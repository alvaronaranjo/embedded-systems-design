==> flow/design.v <==
module set_time (add, set_hour, set_minute, hour2, hour1, minute2, minute1, second2, second1);
	input add, set_hour, set_minute;
	output reg [3:0] hour2, hour1, minute2, minute1, second2, second1;
	always @(posedge add)
	begin
	if(set_minute & ~set_hour)
		begin
		minute1 <= minute1 + 1;
		if (minute1 > 8)
			begin
			minute2 <= minute2 + 1;
			minute1 <= 0;
			end
		if (minute2 > 5)
			minute2 <= 0;
		if((minute2 == 5)&(minute1 == 9))
			begin
			minute2 <= 0;
			minute1 <= 0;
			end
		end
	else if (~set_minute & set_hour)
		begin
		hour1 <= hour1 + 1;
			if (hour1 > 8)
				begin
				hour2 <= hour2 + 1;
				hour1 <= 0;
				end
		if (hour2 == 2)
			if (hour1 > 2)
				begin
				hour2 <= 0;
				hour1 <= 0;
				end
		end
	else ;
	end
endmodule
Tool chain data of set_time
Tool output for the design above, in the order of the flow.
Lines are those of the file above, counted from 1.
Library cell names are shortened.
The mark - stands for no value.
- top: set_time
- clock: add
- standard-cell library: sky130hd
- library corner: tt_025C_1v80

After elaboration
Source: Yosys, flattened and elaborated, memories not mapped. Widths are those after wreduce. Registers that Yosys merges into a memory's read port (data or address) are not register bits. Print and check cells do not count. Equal cells are merged and count once.
- noted bits in registers: 16
- input port bits at 3
- output and inout port bits at 24
- word-level cells at 33
- add/sub/neg operators: 4
- $lt $le $gt $ge: 4
- eq/ne operators: 3
- noted muxes and demuxes: 7
- noted bitwise operators: 6
- noted reductions and logical operators: 5
- operators by type and width (kind ; count):
    two-way mux 4 bit ; 7
    adder 4 x 1 -> 4 bit (second input constant) ; 4
    > comparator 4 bit (second input constant) ; 2
    AND reduction 2 bit ; 2
    OR reduction 2 bit ; 2
    > comparator 4 x 2 -> 1 bit (second input constant) ; 1
    == test 4 x 2 -> 1 bit (second input constant) ; 1
    > comparator 4 x 3 -> 1 bit (second input constant) ; 1
    == test 4 x 3 -> 1 bit (second input constant) ; 1
    == test 4 bit (second input constant) ; 1
    bitwise AND 1 bit ; 3
    inverter 1 bit ; 3
    nonzero test 3 bit ; 1

Longest topological paths
Longest topological path by Yosys (ltp), each cell counted once; first at word level (registers and memories cut), then after technology mapping (sequential cells cut; the memories' decode and read muxes count).
- depth in word-level cells at 4
- ABC_AREA: 1
- gate-level depth with buffers: 7

Synthesis result
The flow's flattened synthesis, as Yosys stat reports it; memories are mapped. The netlist is that of the ABC_AREA named above (0 if unset); the other value can give another one.
- mapped cells: 112
- noted cell area after synthesis: 0.001041 mm²
- sequential part of the area: 0.0004805 mm²
- flip-flops at 16
- cells by type (type ; count ; total area (µm²)):
    edfxtp_1 ; 16 ; 480.461
    ha_1 ; 10 ; 125.12
    nor2_1 ; 20 ; 75.072
    inv_1 ; 19 ; 71.318
    buf_4 ; 8 ; 60.058
    nand2_1 ; 12 ; 45.043
    nand3_1 ; 7 ; 35.034
    xnor2_1 ; 3 ; 26.275
    xor2_1 ; 2 ; 17.517
    xor2_2 ; 1 ; 16.266
    o21ai_0 ; 3 ; 15.014
    nand2_4 ; 1 ; 11.261
    nor2_4 ; 1 ; 11.261
    a21oi_2 ; 1 ; 8.758
    and2_2 ; 1 ; 7.507
    inv_2 ; 2 ; 7.507
    and2_1 ; 1 ; 6.256
    nand2_2 ; 1 ; 6.256
Other cell types: 3; their cells: 3.

Timing after synthesis
Source: OpenSTA report_checks on the synthesized netlist (no wires, ideal clock, input and output delay 20% of the period each), path of least setup slack; recovery checks are left aside. Register names are those of the netlist, which keeps one name where synthesis merged equal registers.
- kind: input-to-reg
- start: in set_hour
- end: reg hour1[0]
- clock period: 3.94 ns
- setup time: 0.371 ns
- noted launch time at the first pin: 0.788 ns
- noted arrival time: 1.187 ns
- data required time at 3.569 ns
- slack: 2.382 ns
- delay of the path: 0.770 ns
- noted stages on the path: 2
- buffers on the path at 0
- synthesis period reached at 1.558 ns
"delay of the path" is the arrival time less input delay plus setup time.
"stages on the path": output pins that drive a net of the path, with the launching flip-flop's if there is one; two outputs of one cell count as two.
"synthesis period reached" = period - worst setup slack (recovery checks aside). The figure is calculated, with input and output delays left at 20% of the set period.
The rows between start and end are the longest chain of elaborated cells between them; the timing report does not say that the signal goes this way. Where chains are equally long, one stands for them.
A line is the first line of the expression or statement that the cell stems from. Yosys adds cells for indexed reads and writes and turns some case tables into memories.
A register here has more assigning lines than the two given.
- cells stage by stage: inv_1 -> nor2_1
- noted cells in the longest elaborated chain: 4
- elaborated cells between the ends (all ways) at 5
- classes of those cells: 4 x logic; 1 x reduce/logical
- ends and longest elaborated chain, after synthesis (what ; RTL line ; text):
    from (decl) ; 2 ; input add, set_hour, set_minute;
    inverter 1 bit ; 6 ; if(set_minute & ~set_hour)
    bitwise AND 1 bit ; 6 ;
    inverter 1 bit ; - ;
    AND reduction 2 bit ; - ;
    to (assign) ; 24 ; hour1 <= hour1 + 1;
    to (assign) ; 28 ; hour1 <= 0;
    to (decl) ; 3 ; output reg [3:0] hour2, hour1, minute2, minute1, second2, second1;

Path in the finished layout
Path of least setup slack in the final report of flow run 2 (OpenROAD, finished layout, wires in). Where an end is a register, its clock arrival counts in the times.
- kind: reg-to-output
- start: reg minute1[0]
- end: out minute1[0]
- clock period: 1.68 ns
- output delay at 0.34 ns
- noted launch time at the first pin: 0.24 ns
- noted arrival time: 1.27 ns
- data required time at 1.34 ns
- slack: 0.08 ns
- noted stages on the path: 2
- buffers on the path at 1
A register here has more assigning lines than the two given.
- cells stage by stage: edfxtp_1 -> clkdlybuf4s50_1
- noted cells in the longest elaborated chain: 0
- elaborated cells between the ends (all ways) at 0
- ends and longest elaborated chain, post-layout (what ; RTL line ; text):
    from (decl) ; 3 ; output reg [3:0] hour2, hour1, minute2, minute1, second2, second1;
    from (assign) ; 8 ; minute1 <= minute1 + 1;
    from (assign) ; 12 ; minute1 <= 0;
    to (decl) ; 3 ;

Top module set_time; platform sky130hd; tools Yosys and OpenROAD; 2 stored runs in no particular order. Input and output delays are each 20% of the period that was set; the output load is 0.01 pF.
"critical path time": the worst setup path's part of the clock period (all of it between registers, 20% less for each end at a port) less its slack. A launch clock that arrives late makes it longer, a capture clock that arrives late makes it shorter.

Flow run 1
Settings were period_ns = 1.55; CORE_UTILIZATION = 48; SETUP_SLACK_MARGIN = 0.29; PLACE_DENSITY_LB_ADDON = 0.2; CORE_MARGIN = 10; CELL_PAD_IN_SITES_DETAIL_PLACEMENT = 1; CTS_CLUSTER_SIZE = 65; CAP_MARGIN = 20; MIN_ROUTING_LAYER = met1; SLEW_MARGIN = 20
- did not finish, clock tree synthesis stopped with DPL-0033

Flow run 2
Settings were period_ns = 1.68; CORE_UTILIZATION = 27; PLACE_DENSITY_LB_ADDON = 0.3; CORE_MARGIN = 2; ABC_AREA = 1; CAP_MARGIN = 5; SLEW_MARGIN = 5; MAX_ROUTING_LAYER = met5
- post-synthesis cell area: 0.001041 mm²
- overall die area: 0.0043686 mm²
- standard-cell area after layout at 0.0013138 mm²
- utilization after routing: 0.356
- worst setup slack after layout at 0.077 ns
- noted the smallest hold slack: 0.647 ns
- noted the critical path time: 1.27 ns
- worst setup path kind: reg-to-output
